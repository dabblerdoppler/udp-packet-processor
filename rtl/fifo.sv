==> flow/design.v <==
module fifo #(
    parameter WIDTH = 256,           
    parameter DEPTH_LOG2 = 2         
)(
    input  logic              clk,       
    input  logic              rst_n,     
    input  logic              wr_en,     
    input  logic [WIDTH-1:0]  wr_data,   
    input  logic [31:0]       wr_keep,   
    input  logic              wr_last,   
    output logic              full,      
    input  logic              rd_en,     
    output logic [WIDTH-1:0]  rd_data,   
    output logic [31:0]       rd_keep,   
    output logic              rd_last,   
    output logic              empty      
);
    localparam DEPTH = 1 << DEPTH_LOG2;
    logic [WIDTH-1:0] data0, data1, data2, data3;
    logic [(WIDTH/8)-1:0] keep0, keep1, keep2, keep3;
    logic             last0, last1, last2, last3;
    logic [DEPTH_LOG2-1:0] rd_ptr, wr_ptr;   
    logic [DEPTH_LOG2:0] count;              
    assign empty = (count == 0);             
    assign full  = (count == DEPTH);         
    always_ff @(posedge clk or negedge rst_n) begin
        if (!rst_n) begin
            rd_ptr <= 0;
            wr_ptr <= 0;
            count  <= 0;
        end else begin
            if (wr_en && !full) begin
                case (wr_ptr)
                    2'd0: begin data0 <= wr_data; keep0 <= wr_keep; last0 <= wr_last; end
                    2'd1: begin data1 <= wr_data; keep1 <= wr_keep; last1 <= wr_last; end
                    2'd2: begin data2 <= wr_data; keep2 <= wr_keep; last2 <= wr_last; end
                    2'd3: begin data3 <= wr_data; keep3 <= wr_keep; last3 <= wr_last; end
                endcase
                wr_ptr <= wr_ptr + 1;
            end
            if (rd_en && !empty) begin
                case (rd_ptr)
                    2'd0: begin rd_data <= data0; rd_keep <= keep0; rd_last <= last0; end
                    2'd1: begin rd_data <= data1; rd_keep <= keep1; rd_last <= last1; end
                    2'd2: begin rd_data <= data2; rd_keep <= keep2; rd_last <= last2; end
                    2'd3: begin rd_data <= data3; rd_keep <= keep3; rd_last <= last3; end
                endcase
                rd_ptr <= rd_ptr + 1;
            end
            if (wr_en && !full && !(rd_en && !empty)) count <= count + 1;
            if (rd_en && !empty && !(wr_en && !full)) count <= count - 1;
        end
    end
endmodule
==> Step by step through the tools: fifo <==
The steps from the RTL of fifo to its reports follow in flow order.
Lines are those of the file above, counted from 1.
Library cell names are shortened.
{ "design": {"top_module": "fifo", "clk_port": "clk", "library": "sky130hd", "pvt_corner": "tt_025C_1v80"} }

==> Elaborated design <==
Yosys after proc, flatten, opt, wreduce and memory -nomap, before mapping. Memory bits, and registers merged into a memory's read port (data or address), are not among the register bits. Print and check cells are not counted. Equal cells are merged and count once.
{ "word_totals": {"register_bits": 1452, "out_inout_bits": 291, "inputBits": 293} }
{ "classes": {"eq_ne": 7, "n_addsub": 4, "mux": 5, "n_reduce_logical": 17} }
{ "op_table": {"columns": ["cell", "count"], "rows": [
  ["256-bit parallel mux with 4-bit select", 1],
  ["32-bit parallel mux with 4-bit select", 1],
  ["3-bit AND reduction", 4],
  ["2-bit == test with constant B", 4],
  ["3-bit two-way mux", 2],
  ["1-bit logical AND", 4],
  ["1-bit zero test", 4],
  ["2-bit by 1-bit adder with 2-bit output with constant B", 2],
  ["2-bit by 1-bit == test with 1-bit output with constant B", 2],
  ["2-bit zero test", 2],
  ["1-bit parallel mux with 4-bit select", 1],
  ["3-bit by 1-bit adder with 3-bit output with constant B", 1],
  ["3-bit by 1-bit subtractor with 3-bit output with constant B", 1],
  ["3-bit == test with constant B", 1],
  ["3-bit zero test", 1],
  ["2-bit AND reduction", 1],
  ["2-bit nonzero test", 1]
]} }

==> Longest topological paths <==
Yosys ltp: most cells in a row. Word level: on the elaborated netlist, between registers, memories and ports. Mapped: between sequential cells and ports; inverters and the memories' decode and read muxes count.
{ "logic_depth": {"depth_word": 7, "abc_area": 1, "mapped_depth": 12, "ltp_nobuf": 12} }

==> Synthesis result <==
The flow's flattened synthesis, as Yosys stat reports it; memories are mapped. The netlist is that of the ABC_AREA named above (0 if unset); the other value can give another one.
{ "synth_totals": {"cell_count": 3694, "yosys_area_um2": 53219.8, "ff_cells": 1452} }
{ "by_type": {"columns": ["cell", "count"], "rows": [
  ["edfxtp_1", 1445],
  ["nand2_1", 882],
  ["a21oi_1", 578],
  ["inv_1", 307],
  ["nor2_1", 294],
  ["buf_2", 89],
  ["buf_6", 26],
  ["buf_4", 25],
  ["dfrtp_1", 7],
  ["ha_1", 9],
  ["clkbuf_1", 19],
  ["nand3_1", 8],
  ["fa_1", 1],
  ["xnor2_1", 1],
  ["nand4_1", 1],
  ["o21ai_0", 1],
  ["inv_2", 1]
]} }

==> Timing after synthesis <==
OpenSTA on the mapped netlist: ideal clock, no wires. The path of least setup slack (recovery checks aside). Input and output delay are each 20% of the period. Register names are those of the netlist, which keeps one name where synthesis merged equal registers.
{ "synth_timing": {"path_kind": "input to register", "start": "input port rst_n", "end": "register data0[0]", "path_buffers": 0, "arrival_ns": 14.426, "period_ns": 11.6, "t_required_ns": 10.654, "delay_ns": 13.052, "stages": 2, "setup_time_ns": 0.946, "setup_slack_ns": -3.772, "period_less_setup_slack_ns": 15.372} }
"delay_ns" is the arrival time less input delay plus setup time.
"stages" counts driving pins, that of a launching flip-flop among them; a cell with two outputs on the path counts twice.
"period_less_setup_slack_ns" is the clock period less the worst setup slack; recovery checks do not enter. This is arithmetic on one report: input and output delays are still those of the set period (20% each).
The rows between start and end are the longest chain of elaborated cells between them; the timing report does not say that the signal goes this way. Where chains are equally long, one stands for them.
A line is the first line of the expression or statement that the cell stems from. Yosys adds cells for indexed reads and writes and turns some case tables into memories.
{ "synth_via": {"cell_sequence": "nand3_1 -> nor2_1", "elab_chain_len": 1, "cells_between": 1} }
{ "synth_rtl": {"columns": ["item", "line", "rtl"], "rows": [
  ["from (decl)", 6, "input  logic              rst_n,"],
  ["3-bit AND reduction", null, null],
  ["to (assign)", 34, "2'd0: begin data0 <= wr_data; keep0 <= wr_keep; last0 <= wr_last; end"],
  ["to (decl)", 19, "logic [WIDTH-1:0] data0, data1, data2, data3;"]
]} }

==> Path in the finished layout <==
Path of least setup slack in the final report of flow run 1 (OpenROAD, finished layout, wires in). Where an end is a register, its clock arrival counts in the times.
{ "layout_timing": {"path_kind": "input to register", "start": "input port rst_n", "end": "register data1[101]", "stages": 5, "setup_time_ns": 0.36, "period_ns": 9.89, "t_required_ns": 10.27, "setup_slack_ns": 5.30, "path_buffers": 3, "arrival_ns": 4.97} }
The rows between start and end are the longest chain of elaborated cells between them; the timing report does not say that the signal goes this way. Where chains are equally long, one stands for them.
{ "layout_via": {"cell_sequence": "clkdlybuf4s50_1 -> nand3_1 -> nor2_4 -> buf_4 -> buf_4", "elab_chain_len": 1, "cells_between": 1} }
{ "layout_rtl": {"columns": ["item", "line", "rtl"], "rows": [
  ["from (decl)", 6, "input  logic              rst_n,"],
  ["3-bit AND reduction", null, null],
  ["to (assign)", 35, "2'd1: begin data1 <= wr_data; keep1 <= wr_keep; last1 <= wr_last; end"],
  ["to (decl)", 19, "logic [WIDTH-1:0] data0, data1, data2, data3;"]
]} }

Add stored flow runs of fifo

fifo through Yosys and OpenROAD on sky130hd: 2 stored runs, unordered, with their settings and measured results. The constraints put input and output delay at 20% of the set period each and load the outputs with 0.01 pF.
"achievedPeriod_ns" = clock period - worst setup slack. The figure is calculated, with input and output delays left at 20% of the set period.
"worst_path_allowed_less_slack_ns" = time allowed to the worst setup path (clock period - input delay - output delay, where it has them) - its slack; a late launch clock adds to it, a late capture clock takes from it.
[
  {
    "run": "flow run 1",
    "settings": { "period_ns": 9.89, "CORE_UTILIZATION": 27, "PLACE_DENSITY_LB_ADDON": 0.16, "CORE_MARGIN": 2, "ABC_AREA": 1, "CTS_CLUSTER_SIZE": 13, "CTS_CLUSTER_DIAMETER": 288, "MIN_ROUTING_LAYER": "met1", "MAX_ROUTING_LAYER": "met5", "CAP_MARGIN": 20, "SLEW_MARGIN": 20 },
    "results": { "timing.setup.ws_ns": 5.302, "worst_path_allowed_less_slack_ns": 2.61, "worstPathKind": "input to register", "achievedPeriod_ns": 4.588, "worst_hold_slack_ns": 0.485, "die_area_um2": 200677.0, "fin_tns_ns": 0.000, "post_synth_area_um2": 53219.8, "finalUtil_pct": 33.3 }
  },
  {
    "run": "flow run 2",
    "settings": { "period_ns": 18.1, "CORE_UTILIZATION": 58, "PLACE_DENSITY_LB_ADDON": 0.09, "CORE_ASPECT_RATIO": 1.33, "CELL_PAD_IN_SITES_GLOBAL_PLACEMENT": 1, "CELL_PAD_IN_SITES_DETAIL_PLACEMENT": 2, "TNS_END_PERCENT": 60, "GPL_TIMING_DRIVEN": 0, "GPL_ROUTABILITY_DRIVEN": 1, "SLEW_MARGIN": 0, "MIN_ROUTING_LAYER": "met1", "CAP_MARGIN": 20, "CORE_MARGIN": 2 },
    "outcome": "unfinished; error DPL-0033 in placement"
  }
]
