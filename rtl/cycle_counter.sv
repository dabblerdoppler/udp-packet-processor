==> flow/design.v <==
module cycle_counter ( 
    input logic clk, rst_n,
    output logic [31:0] cycle_count
);
    always_ff @(posedge clk or negedge rst_n) begin
        if(!rst_n) cycle_count <= 0;
        else cycle_count <= cycle_count + 1;
    end
endmodule
# From RTL to reports: cycle_counter
# What the tools print for cycle_counter, step after step.
# Line numbers count from 1 in the design file above.
# Operators carry their Yosys type and port widths (W data, S select, Z words).
# Library cell names are shortened.
inputs:
  top: "cycle_counter"
  clk_port: "clk"
  cell_library: "sky130hd"
  pvt_corner: "tt_025C_1v80"

# Elaborated design
# Source: Yosys, flattened and elaborated, memories not mapped. Widths are those after wreduce; folded enables and synchronous resets count as part of the registers. Registers that Yosys merges into a memory's read port (data or address) are not register bits. Print and check cells do not count. Equal cells are merged and count once.
classes:
  add_sub_neg: 1
op_table:
  columns: ["cell", "count"]
  rows:
  - ["$add A32 B1 Y32 const B", 1]
word_totals:
  reg_bits: 32
  output_inout_bits: 32

# Depth
# Yosys ltp: most cells in a row. Word level: on the elaborated netlist, between registers, memories and ports. Mapped: between sequential cells and ports; inverters and the memories' decode and read muxes count.
depth:
  ltp_word: 1
  ABC_AREA: 0
  depth_mapped: 6
  mapped_depth_nobuf: 5

# Synthesis result
# Source: synth_stat.txt of the flow (Yosys; design flattened, memories mapped). It holds for the ABC_AREA given above (unset counts as 0); a run with the other value may have another netlist.
# Totals and module areas in this step are rounded.
by_type:
  columns: ["cell_type", "count"]
  rows:
  - ["dfrtp_1", 32]
  - ["xor2_1", 20]
  - ["xnor2_1", 10]
  - ["nor4_2", 5]
  - ["nand3_1", 10]
  - ["and4_1", 4]
  - ["nand2_1", 9]
  - ["nor4_1", 4]
  - ["nor2_1", 6]
  - ["nor4_4", 1]
  - ["nand3_2", 2]
  - ["nor3_1", 4]
  - ["inv_1", 5]
  - ["nand4_1", 3]
  - ["and3_1", 2]
  - ["ha_1", 1]
  - ["buf_6", 1]
  - ["or3_4", 1]
# Other cell types: 6; their cells: 7.
synth_totals:
  cells: 127
  synth_area_um2: 1479
  sequential_area_um2: 800.8
  ff_cells: 32
  buffers: 4

# Timing after synthesis
# OpenSTA on the mapped netlist: ideal clock, no wires. The path of least setup slack (recovery checks aside). Input and output delay are each 20% of the period. Register names are those of the netlist, which keeps one name where synthesis merged equal registers.
synth_timing:
  path_kind: "reg2reg"
  from: "register cycle_count[0]"
  to: "register cycle_count[26]"
  period_ns: 1.68
  setup_ns: 0.079
  t_first_pin_ns: 0.000
  arrival_time_ns: 1.606
  t_required_ns: 1.601
  setup_slack_ns: -0.005
  delay_ns: 1.685
  stages: 7
  path_buffers: 1
  period_less_setup_slack_ns: 1.685
# "delay_ns" = arrival - input delay + setup time.
# "stages": output pins that drive a net of the path, with the launching flip-flop's if there is one; two outputs of one cell count as two.
# "period_less_setup_slack_ns" = period - worst setup slack (recovery checks aside). The figure is calculated, with input and output delays left at 20% of the set period.
# Between the ends stands the longest chain of elaborated cells between them, by number of cells; it is not shown to be the way that was timed. Of several equally long chains one is given.
# A line is the first line of the expression or statement that the cell stems from. Yosys adds cells for indexed reads and writes and turns some case tables into memories.
synth_between:
  path_cell_list: "dfrtp_1 ha_1 nand3_1 or3_1 buf_2 nor4_1 xor2_1"
  elab_chain_len: 1
  cone_cells: 1
synth_rtl:
  columns: ["item", "line", "source"]
  rows:
  - ["start, declared", 3, "output logic [31:0] cycle_count"]
  - ["start, assigned", 6, "if(!rst_n) cycle_count <= 0;"]
  - ["start, assigned", 7, "else cycle_count <= cycle_count + 1;"]
  - ["$add A32 B1 Y32", 7, null]
  - ["end, assigned", 6, null]
  - ["end, assigned", 7, null]
  - ["end, declared", 3, null]

# Path in the finished layout
# From the final timing report of flow run A: the path of least setup slack in the routed layout; clock arrival at registers is part of the times.
layout_timing:
  path_kind: "reg2out"
  from: "register cycle_count[26]"
  to: "output cycle_count[26]"
  period_ns: 3.0
  t_first_pin_ns: 0.28
  arrival_time_ns: 1.33
  t_required_ns: 2.40
  setup_slack_ns: 1.07
  stages: 2
  path_buffers: 1
layout_between:
  path_cell_list: "dfrtp_1 clkdlybuf4s50_1"
  elab_chain_len: 0
  cone_cells: 0
layout_rtl:
  columns: ["item", "line", "source"]
  rows:
  - ["start, declared", 3, "output logic [31:0] cycle_count"]
  - ["start, assigned", 6, "if(!rst_n) cycle_count <= 0;"]
  - ["start, assigned", 7, "else cycle_count <= cycle_count + 1;"]
  - ["end, declared", 3, null]

Below are 2 stored runs of the flow (Yosys, OpenROAD; platform sky130hd) on cycle_counter, each with its settings and what was measured, unordered. Constraints: input delay and output delay 20% of the set period each, output load 0.01 pF.
By "achievedPeriod_ns" is meant the clock period of the run minus its worst setup slack. This is arithmetic on one report: input and output delays are still those of the set period (20% each).
"timing.worst_path_ns" = time allowed to the worst setup path (clock period - input delay - output delay, where it has them) - its slack; a late launch clock adds to it, a late capture clock takes from it.
"design_power_mw" is the tool's figure for a default switching activity; nothing was simulated.
Measured values are rounded.

--- flow run A ---
==> flow/run.sh <==
#!/bin/bash
# the make line also repeats the synthesis and layout settings of config.mk as NAME=value (left out here)
make -C /OpenROAD-flow-scripts/flow DESIGN_CONFIG=/design/flow/config.mk WORK_HOME=/design/flow/orfs CLKGATE_MAP_FILE= finish
==> flow/config.mk <==
export PLATFORM = sky130hd
export DESIGN_NAME = cycle_counter
export DESIGN_NICKNAME = cycle_counter
export VERILOG_FILES = /design/flow/design.v
export SDC_FILE = /design/flow/constraint.sdc
export NUM_CORES = 4
export LEC_CHECK = 0
export ABC_AREA = 0
export CAP_MARGIN = 30
export CELL_PAD_IN_SITES_GLOBAL_PLACEMENT = 1
export CORE_MARGIN = 6
export CORE_UTILIZATION = 23
export GPL_ROUTABILITY_DRIVEN = 1
export HOLD_SLACK_MARGIN = -0.04
export PLACE_DENSITY_LB_ADDON = 0.23
export SLEW_MARGIN = 10
export TNS_END_PERCENT = 40
==> flow/constraint.sdc <==
create_clock -name core_clock -period 3.0 [get_ports {clk}]
set_input_delay 0.6000 -clock core_clock [delete_from_list [all_inputs] [get_ports {clk}]]
set_output_delay 0.6000 -clock core_clock [all_outputs]
set_load 0.01 [all_outputs]

==> results, as YAML <==
results:
  layout_stdcell_area_um2: 1978
  worst_hold_slack_ns: 0.473
  setup_worst_slack_ns: 1.069
  achievedPeriod_ns: 1.931
  timing.worst_path_ns: 1.33
  worst_setup_path_type: "reg2out"
  post_route_util_pct: 32.6
  synthesis_area_um2: 1479
  fin_tns_ns: 0.000
  design_power_mw: 0.7802
  die_area_um2: 8498

--- flow run B ---
==> flow/run.sh <==
#!/bin/bash
# the make line also repeats the synthesis and layout settings of config.mk as NAME=value (left out here)
make -C /OpenROAD-flow-scripts/flow DESIGN_CONFIG=/design/flow/config.mk WORK_HOME=/design/flow/orfs CLKGATE_MAP_FILE= finish
==> flow/config.mk <==
export PLATFORM = sky130hd
export DESIGN_NAME = cycle_counter
export DESIGN_NICKNAME = cycle_counter
export VERILOG_FILES = /design/flow/design.v
export SDC_FILE = /design/flow/constraint.sdc
export NUM_CORES = 4
export LEC_CHECK = 0
export CAP_MARGIN = 40
export CELL_PAD_IN_SITES_GLOBAL_PLACEMENT = 3
export CORE_ASPECT_RATIO = 0.78
export CORE_MARGIN = 2
export CORE_UTILIZATION = 19
export CTS_CLUSTER_SIZE = 37
export HOLD_SLACK_MARGIN = -0.09
export PLACE_DENSITY = 0.5
export SLEW_MARGIN = 20
export TNS_END_PERCENT = 70
==> flow/constraint.sdc <==
create_clock -name core_clock -period 2.1 [get_ports {clk}]
set_input_delay 0.4200 -clock core_clock [delete_from_list [all_inputs] [get_ports {clk}]]
set_output_delay 0.4200 -clock core_clock [all_outputs]
set_load 0.01 [all_outputs]

==> results, as YAML <==
results:
  layout_stdcell_area_um2: 2027
  worst_hold_slack_ns: 0.478
  setup_worst_slack_ns: 0.252
  achievedPeriod_ns: 1.848
  timing.worst_path_ns: 1.85
  worst_setup_path_type: "reg2reg"
  post_route_util_pct: 26.8
  synthesis_area_um2: 1479
  fin_tns_ns: 0.000
  design_power_mw: 1.148
  die_area_um2: 8511
